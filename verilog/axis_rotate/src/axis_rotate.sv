==> flow/design.v <==
module axis_rotate
#(
    parameter   DATA_WIDTH          = 64,
    parameter   USER_WIDTH          = 64
)
(
    input   logic                       aclk,
    input   logic                       aresetn,
    input   logic   [DATA_WIDTH-1:0]    s_axis_tdata,
    input   logic   [USER_WIDTH-1:0]    s_axis_tuser,
    input   logic                       s_axis_tvalid,
    output  logic                       s_axis_tready,
    input   logic                       s_axis_tlast,
    input   logic   [DATA_WIDTH/8-1:0]  s_axis_tkeep,
    output   logic  [DATA_WIDTH-1:0]    m_axis_tdata,
    output   logic  [USER_WIDTH-1:0]    m_axis_tuser,
    output   logic                      m_axis_tvalid,
    input    logic                      m_axis_tready,
    output   logic                      m_axis_tlast,
    output   logic  [DATA_WIDTH/8-1:0]  m_axis_tkeep
);
logic s_axis_tready_int;
logic m_axis_tvalid_int;
integer i;
always @(posedge aclk or negedge aresetn)
begin
    if(!aresetn) begin
        m_axis_tdata        <= {DATA_WIDTH{1'b0}};
        m_axis_tuser        <= {USER_WIDTH{1'b0}};
        m_axis_tvalid_int   <= 1'b0;
        m_axis_tlast        <= 1'b0;
        m_axis_tkeep        <= {DATA_WIDTH/8{1'b0}};
    end
    else begin
        if (s_axis_tready_int==1'b1) begin
            m_axis_tvalid_int   <= s_axis_tvalid;
            m_axis_tlast        <= s_axis_tlast;
            m_axis_tuser        <= s_axis_tuser;
            i = s_axis_tuser[$clog2(DATA_WIDTH/8)-1:0];
            if (s_axis_tuser[$clog2(DATA_WIDTH/8)-1:0]==0) begin
                m_axis_tdata <= s_axis_tdata;
                m_axis_tkeep <= s_axis_tkeep;
            end
            if (s_axis_tuser[$clog2(DATA_WIDTH/8)]==1'b0) begin
                m_axis_tdata <= (s_axis_tdata << i*8) | (s_axis_tdata >> DATA_WIDTH-i*8);
                m_axis_tkeep <= (s_axis_tkeep << i) | (s_axis_tkeep >> DATA_WIDTH/8-i);
            end
            if (s_axis_tuser[$clog2(DATA_WIDTH/8)]==1'b1) begin
                m_axis_tdata <= (s_axis_tdata >> i*8) | (s_axis_tdata << DATA_WIDTH-i*8);
                m_axis_tkeep <= (s_axis_tkeep >> i) | (s_axis_tkeep << DATA_WIDTH/8-i);
            end
        end
    end
end
assign s_axis_tready_int = m_axis_tready | ~m_axis_tvalid_int;
assign s_axis_tready = s_axis_tready_int;
assign m_axis_tvalid = m_axis_tvalid_int;
endmodule
== Tool chain data of axis_rotate ==
The steps from the RTL of axis_rotate to its reports follow in flow order.
Lines are those of the file above, counted from 1.
Operators: Yosys type, input widths -> output width; for muxes data width and select width s.
Library cell names are shortened.
Not given: -

* Design top: axis_rotate
* Clock input: aclk
* Library: sky130hd
* Corner: tt_025C_1v80

== Word level ==
Source: Yosys, flattened and elaborated, memories not mapped. Widths are those after wreduce; folded enables and synchronous resets count as part of the registers. Registers that Yosys merges into a memory's read port (data or address) are not register bits. Print and check cells do not count. Equal cells are merged and count once.

* Input bits: 141
* Bits in read-only memories: 0
* Memories kept: 0
* Memory bits (writable): 0
* Register bits after elaboration: 138
* Bits in latches: 0
* Word width x clocked read ports: 0
* Output and inout bits: 139

* Reduce/logical cells: 0
* Equality and inequality tests: 0
* Bitwise operators: 6
* Multiply operators: 0
* Div/mod/pow operators: 0
* Multiplexer cells: 2
* Add/sub/neg operators: 2
* Shifts and indexed selects: 8
* Order comparisons: 0

{| class="wikitable"
|+ Operator list
! kind !! number
|-
| $or 64x64->64 || 2
|-
| $shl 64x32->64 || 1
|-
| $shr 64x32->64 || 1
|-
| $shl 64x6->64 || 1
|-
| $shr 64x6->64 || 1
|-
| $mux 64 || 1
|-
| $shl 8x32->8 || 1
|-
| $shr 8x32->8 || 1
|-
| $or 8x8->8 || 2
|-
| $sub 7x6->8 const A || 1
|-
| $shl 8x3->8 || 1
|-
| $shr 8x3->8 || 1
|-
| $mux 8 || 1
|-
| $sub 4x3->5 const A || 1
|-
| $or 1x1->1 || 1
|-
| $not 1->1 || 1
|}

== Logic depth ==
Yosys ltp: most cells in a row. Word level: on the elaborated netlist, between registers, memories and ports. Mapped: between sequential cells and ports; inverters and the memories' decode and read muxes count.

* Depth in word-level cells: 4
* ABC_AREA: 0
* Gate-level depth with buffers: 14

== Netlist ==
The flow's flattened synthesis, as Yosys stat reports it; memories are mapped. The netlist is that of the ABC_AREA named above (0 if unset); the other value can give another one.

{| class="wikitable"
|+ Cells by type
! cell type !! number
|-
| dfrtp_1 || 138
|-
| mux4_2 || 81
|-
| mux2i_1 || 139
|-
| nand2_1 || 271
|-
| o21ai_0 || 97
|-
| a21oi_1 || 89
|-
| clkbuf_1 || 112
|-
| o22ai_1 || 44
|-
| a221oi_1 || 31
|-
| a221o_1 || 25
|-
| nor2_1 || 65
|-
| buf_2 || 47
|-
| a211oi_1 || 29
|-
| o211ai_1 || 29
|-
| mux2_2 || 19
|-
| buf_4 || 26
|-
| buf_6 || 17
|-
| nor3_1 || 35
|}

Other cell types: 36; their cells: 215.

* Chip area (Yosys): 13227.7 um^2
* Buffers: 211
* Mapped flip-flops: 138
* Mapped cells: 1509

== Timing after synthesis ==
Source: OpenSTA report_checks on the synthesized netlist (no wires, ideal clock, input and output delay 20% of the period each), path of least setup slack; recovery checks are left aside. Register names are those of the netlist, which keeps one name where synthesis merged equal registers.

* Kind: input port to flip-flop
* From: input s_axis_tuser[0]
* To: register m_axis_tdata[10]
* Stages on the path: 14
* Arrival time: 3475 ps
* Clock period: 5720 ps
* Library setup time: 120 ps
* Delay of the path: 2451 ps
* Slack: 2125 ps
* Data required time: 5600 ps
* Synthesis period reached: 3595 ps

"delay of the path" = arrival - input delay + setup time.
"stages on the path": output pins that drive a net of the path, with the launching flip-flop's if there is one; two outputs of one cell count as two.
"synthesis period reached" is the clock period less the worst setup slack; recovery checks do not enter. This is arithmetic on one report: input and output delays are still those of the set period (20% each).
Between the ends stands the longest chain of elaborated cells between them, by number of cells; it is not shown to be the way that was timed. Of several equally long chains one is given.
Each line given opens the expression or statement behind the cell; cells for indexed reads and writes are added by Yosys, which also makes memories of some case tables.
At most two assigning lines are given for a register; there are more.

* Cell sequence: buf_6 buf_6 inv_2 buf_2 clkbuf_1 ha_1 buf_2 buf_6 buf_4 buf_2 mux4_2 a221oi_2 o21ai_1 o211a_1
* Length of the longest elaborated chain: 4

{| class="wikitable"
|+ RTL lines, path after synthesis
! what !! line !! source
|-
| start: declaration || 10 || <nowiki>input   logic   [USER_WIDTH-1:0]    s_axis_tuser,</nowiki>
|-
| $sub 7x6->8 || 45 || <nowiki>m_axis_tdata <= (s_axis_tdata << i*8) | (s_axis_tdata >> DATA_WIDTH-i*8);</nowiki>
|-
| $shr 64x32->64 || 45 ||
|-
| $or 64x64->64 || 45 ||
|-
| $mux 64 || 48 || <nowiki>if (s_axis_tuser[$clog2(DATA_WIDTH/8)]==1'b1) begin</nowiki>
|-
| end: assignment || 45 ||
|-
| end: assignment || 49 || <nowiki>m_axis_tdata <= (s_axis_tdata >> i*8) | (s_axis_tdata << DATA_WIDTH-i*8);</nowiki>
|-
| end: declaration || 15 || <nowiki>output   logic  [DATA_WIDTH-1:0]    m_axis_tdata,</nowiki>
|}

== Path in the finished layout ==
Path of least setup slack in the final report of entry A (OpenROAD, finished layout, wires in). Where an end is a register, its clock arrival counts in the times.
The report prints the path's times to 10 ps; the period is as set.

* Kind: input port to output port
* From: input m_axis_tready
* To: output s_axis_tready
* Stages on the path: 4
* Arrival time: 2260 ps
* Slack: 1670 ps
* Clock period: 4910 ps
* Data required time: 3930 ps

Between the ends stands the longest chain of elaborated cells between them, by number of cells; it is not shown to be the way that was timed. Of several equally long chains one is given.

* Cell sequence: clkdlybuf4s50_1 nor2b_4 inv_4 clkdlybuf4s50_1
* Length of the longest elaborated chain: 1

{| class="wikitable"
|+ RTL lines, path after layout
! what !! line !! source
|-
| start: declaration || 18 || <nowiki>input    logic                      m_axis_tready,</nowiki>
|-
| $or 1x1->1 || 55 || <nowiki>assign s_axis_tready_int = m_axis_tready | ~m_axis_tvalid_int;</nowiki>
|-
| end: declaration || 12 || <nowiki>output  logic                       s_axis_tready,</nowiki>
|}

Hand-over note for axis_rotate

Module axis_rotate, platform sky130hd: 2 stored runs of the flow (Yosys, OpenROAD) with differing settings, in no particular order. Input and output delays are each 20% of the period that was set; the output load is 0.01 pF.
"achieved period": clock period set for the run, less the worst setup slack. It is reckoned from that one timing run; input and output delays stay at 20% of the period that was set.
"worst path time" means the part of the period allowed to the worst setup path (the constraints hold back 20% at inputs and 20% at outputs) less its slack; where the path has registers, the arrival times of their clocks count too.
"total power of the final layout" is the tool's figure for a default switching activity; nothing was simulated.
"worst path time" is given in steps of 10 ps.

=== Entry A ===
{| class="wikitable"
! Setting !! Value
|-
| period_ns || 4.91
|-
| CORE_UTILIZATION || 26
|-
| SETUP_SLACK_MARGIN || 0.61
|-
| PLACE_DENSITY_LB_ADDON || 0.05
|-
| CORE_MARGIN || 2
|-
| TNS_END_PERCENT || 45
|-
| GPL_ROUTABILITY_DRIVEN || 0
|-
| CTS_CLUSTER_DIAMETER || 355
|-
| CAP_MARGIN || 30
|-
| MIN_ROUTING_LAYER || met1
|-
| SLEW_MARGIN || 20
|-
! Result !! Value
|-
| Worst path time || 1280 ps
|-
| Kind of the worst setup path || input port to output port
|-
| Synthesized cell area || 13227.7 um^2
|-
| Utilization of the finished layout || 0.337
|-
| Worst hold slack || 464 ps
|-
| Worst setup slack after layout || 1669 ps
|-
| Achieved period || 3241 ps
|-
| Die footprint || 52695.5 um^2
|-
| Total power of the final layout || 0.00456 W
|-
| Standard-cell area after routing || 16920.0 um^2
|-
| Sum of negative setup slack || 0 ps
|}

=== Entry B ===
{| class="wikitable"
! Setting !! Value
|-
| period_ns || 4.94
|-
| CORE_UTILIZATION || 65
|-
| PLACE_DENSITY_LB_ADDON || 0.1
|-
| CORE_MARGIN || 9
|-
| GPL_ROUTABILITY_DRIVEN || 1
|-
| CTS_CLUSTER_DIAMETER || 119
|-
| CAP_MARGIN || 20
|-
| SLEW_MARGIN || 20
|-
! Result !! Value
|-
| Worst path time || 2740 ps
|-
| Kind of the worst setup path || input port to flip-flop
|-
| Synthesized cell area || 13227.7 um^2
|-
| Utilization of the finished layout || 0.822
|-
| Worst hold slack || 465 ps
|-
| Worst setup slack after layout || 1210 ps
|-
| Achieved period || 3730 ps
|-
| Die footprint || 25810.0 um^2
|-
| Total power of the final layout || 0.004402 W
|-
| Standard-cell area after routing || 16211.8 um^2
|-
| Sum of negative setup slack || 0 ps
|}

End of note.
